==> flow/design.v <==
module interfaceLED (
	input [1:0] address,
	input chipselect,
	input clk,
	input read,
	input reset_n,
	input write,
	input [31:0] writedata,
	output [9:0] led_out,
	output reg [31:0] readdata
);
	reg [9:0] DATA;
	always @ ( posedge clk or negedge reset_n )
	begin
		if ( reset_n == 1'b0 )
		begin
			DATA <= 10'b0;
			readdata <= 32'b0;
		end
		else if ( chipselect && write && (address == 2'b0) )
		begin
			DATA <= writedata[9:0];
			readdata <= 32'b0;
		end
		else if ( chipselect && read && (address == 2'b0) )
		begin
			readdata <= DATA;
			DATA <= DATA;
		end
		else
		begin
			readdata <= 32'b0;
			DATA <= DATA;
		end
	end
	assign led_out = DATA;
endmodule 
Step by step through the tools: interfaceLED
What the tools print for interfaceLED, step after step.
Line numbers count from 1 in the design file above.
Cell names lack the library's common part.
Not given: n/a
- design top: interfaceLED
- clock: clk
- cell library: sky130hd
- corner: tt_025C_1v80

After elaboration
Yosys after proc, flatten, opt, wreduce and memory -nomap, before mapping. Enables and synchronous resets that opt folds into registers are not counted as muxes. Memory bits, and registers merged into a memory's read port (data or address), are not among the register bits. Print and check cells are not counted. Equal cells are merged and count once.
- register bits after elaboration at 20
- output and inout port bits at 42
- cells after elaboration at 9
- mux-type cells: 2
- noted reduce/logical cells: 5
- operator list (cell ; number):
    2-to-1 mux 10 bit ; 2
    logical AND 1 bit ; 4
    logical NOT 2 bit ; 1

Depth
Depth = most cells in a row (Yosys ltp): at word level without a register or memory, in the mapped netlist without a sequential cell, where the memories' decode and read muxes count.
- depth in word-level cells: 4
- ABC_AREA: 1
- depth in mapped cells at 5
- noted gate-level depth less buffers: 5

Mapped cells and area
The flow's flattened synthesis, as Yosys stat reports it; memories are mapped. The netlist is that of the ABC_AREA named above (0 if unset); the other value can give another one.
The area totals of this step are shown rounded.
- noted standard cells after synthesis: 106
- synthesis area at 958 µm²
- noted mapped flip-flops: 20
- buffers: 25
- cells by type (cell type ; number):
    dfrtp_1 ; 20
    buf_4 ; 24
    nand3_1 ; 20
    nand2_1 ; 23
    nor2_1 ; 10
    buf_6 ; 1
    inv_1 ; 3
    nor2_4 ; 1
    nand2_2 ; 1
    nor2_2 ; 1
    clkinv_1 ; 1
    conb_1 ; 1

Worst setup path after synthesis
Path of least setup slack by OpenSTA after synthesis, without wires, with an ideal clock, recovery checks aside; 20% of the period is set as input and as output delay. Where synthesis merged equal registers, the netlist keeps one of their names.
- path kind: input to register
- from: input chipselect
- to: register readdata[0]
- noted period: 1.12 ns
- noted input delay: 0.224 ns
- noted arrival time: 0.615 ns
- required time at 0.989 ns
- slack at 0.373 ns
- noted delay of the path: 0.522 ns
- noted stages: 3
- noted synthesis period reached: 0.747 ns
"delay of the path" = arrival - input delay + setup time.
"stages" counts driving pins, that of a launching flip-flop among them; a cell with two outputs on the path counts twice.
"synthesis period reached" is the clock period less the worst setup slack; recovery checks do not enter. This is arithmetic on one report: input and output delays are still those of the set period (20% each).
The rows between start and end are the longest chain of elaborated cells between them; the timing report does not say that the signal goes this way. Where chains are equally long, one stands for them.
Each line given opens the expression or statement behind the cell; cells for indexed reads and writes are added by Yosys, which also makes memories of some case tables.
At most two assigning lines are given for a register; there are more.
- path through: nand2_1 nor2_2 nor2_1
- noted length of the longest elaborated chain: 4
- noted elaborated cells between the ends (all ways): 6
- RTL lines with such cells: 2
- ends and longest elaborated chain, after synthesis (element ; RTL line ; text):
    from (decl) ; 3 ; input chipselect,
    logical AND 1 bit x2 ; 25 ; else if ( chipselect && read && (address == 2'b0) )
    2-to-1 mux 10 bit ; 25 ;
    2-to-1 mux 10 bit ; 20 ; else if ( chipselect && write && (address == 2'b0) )
    to (assign) ; 18 ; readdata <= 32'b0;
    to (assign) ; 23 ; readdata <= 32'b0;
    to (decl) ; 10 ; output reg [31:0] readdata

Worst path after layout
From the final timing report of run A: the path of least setup slack in the routed layout; clock arrival at registers is part of the times.
- path kind: register to output
- from: register DATA[2]
- to: output led_out[2]
- noted period: 1.33 ns
- external output delay: 0.27 ns
- noted arrival time: 1.01 ns
- required time at 1.06 ns
- slack at 0.05 ns
- noted stages: 2
At most two assigning lines are given for a register; there are more.
- path through: dfrtp_1 dlygate4sd2_1
- noted length of the longest elaborated chain: 0
- noted elaborated cells between the ends (all ways): 0
- RTL lines with such cells: 0
- ends and longest elaborated chain, post-layout (element ; RTL line ; text):
    from (decl) ; 12 ; reg [9:0] DATA;
    from (assign) ; 17 ; DATA <= 10'b0;
    from (assign) ; 22 ; DATA <= writedata[9:0];
    to (decl) ; 9 ; output [9:0] led_out,

Appendix: measured runs

interfaceLED through Yosys and OpenROAD on sky130hd: 2 stored runs, unordered, with their settings and measured results. The constraints put input and output delay at 20% of the set period each and load the outputs with 0.01 pF.
"period reached" means the clock period less the worst setup slack. The figure is calculated, with input and output delays left at 20% of the set period.
"total design power" rests on the timing tool's default activity at the inputs, not on a simulated workload.
The results are shown rounded.

Run A

==> flow/run.sh <==
#!/bin/bash
# the make line also repeats the synthesis and layout settings of config.mk as NAME=value (left out here)
make -C /OpenROAD-flow-scripts/flow DESIGN_CONFIG=/design/flow/config.mk WORK_HOME=/design/flow/orfs CLKGATE_MAP_FILE= finish
==> flow/config.mk <==
export PLATFORM = sky130hd
export DESIGN_NAME = interfaceLED
export DESIGN_NICKNAME = interfaceLED
export VERILOG_FILES = /design/flow/design.v
export SDC_FILE = /design/flow/constraint.sdc
export NUM_CORES = 4
export LEC_CHECK = 0
export ABC_AREA = 1
export CAP_MARGIN = 20
export CELL_PAD_IN_SITES_DETAIL_PLACEMENT = 0
export CORE_ASPECT_RATIO = 1.06
export CORE_MARGIN = 2
export CORE_UTILIZATION = 29
export CTS_CLUSTER_DIAMETER = 361
export GPL_ROUTABILITY_DRIVEN = 1
export GPL_TIMING_DRIVEN = 0
export HOLD_SLACK_MARGIN = 0.06
export SETUP_SLACK_MARGIN = -0.06
export SLEW_MARGIN = 20
export TNS_END_PERCENT = 15
==> flow/constraint.sdc <==
create_clock -name core_clock -period 1.33 [get_ports {clk}]
set_input_delay 0.2660 -clock core_clock [delete_from_list [all_inputs] [get_ports {clk}]]
set_output_delay 0.2660 -clock core_clock [all_outputs]
set_load 0.01 [all_outputs]

Measured in run A:
- noted the area inside the die boundary: 3780 µm²
- noted the standard-cell area after layout: 1440 µm²
- period reached: 1.280 ns
- total negative slack: 0.000 ns
- noted the utilization in the final report: 45.6 %
- worst slack on setup checks at 0.050 ns
- total design power at 1.33 mW
- post-synthesis cell area at 958 µm²

Run B

==> flow/run.sh <==
#!/bin/bash
# the make line also repeats the synthesis and layout settings of config.mk as NAME=value (left out here)
make -C /OpenROAD-flow-scripts/flow DESIGN_CONFIG=/design/flow/config.mk WORK_HOME=/design/flow/orfs CLKGATE_MAP_FILE= finish
==> flow/config.mk <==
export PLATFORM = sky130hd
export DESIGN_NAME = interfaceLED
export DESIGN_NICKNAME = interfaceLED
export VERILOG_FILES = /design/flow/design.v
export SDC_FILE = /design/flow/constraint.sdc
export NUM_CORES = 4
export LEC_CHECK = 0
export ABC_AREA = 0
export CAP_MARGIN = 20
export CORE_ASPECT_RATIO = 0.57
export CORE_MARGIN = 7
export CORE_UTILIZATION = 20
export CTS_CLUSTER_DIAMETER = 79
export CTS_CLUSTER_SIZE = 49
export GPL_ROUTABILITY_DRIVEN = 0
export MIN_ROUTING_LAYER = met1
export PLACE_DENSITY_LB_ADDON = 0.01
export SETUP_SLACK_MARGIN = 0.06
export SLEW_MARGIN = 20
==> flow/constraint.sdc <==
create_clock -name core_clock -period 1.29 [get_ports {clk}]
set_input_delay 0.2580 -clock core_clock [delete_from_list [all_inputs] [get_ports {clk}]]
set_output_delay 0.2580 -clock core_clock [all_outputs]
set_load 0.01 [all_outputs]

Measured in run B:
- noted the area inside the die boundary: 7030 µm²
- noted the standard-cell area after layout: 1500 µm²
- period reached: 1.234 ns
- total negative slack: 0.000 ns
- noted the utilization in the final report: 33.5 %
- worst slack on setup checks at 0.056 ns
- total design power at 1.63 mW
- post-synthesis cell area at 962 µm²
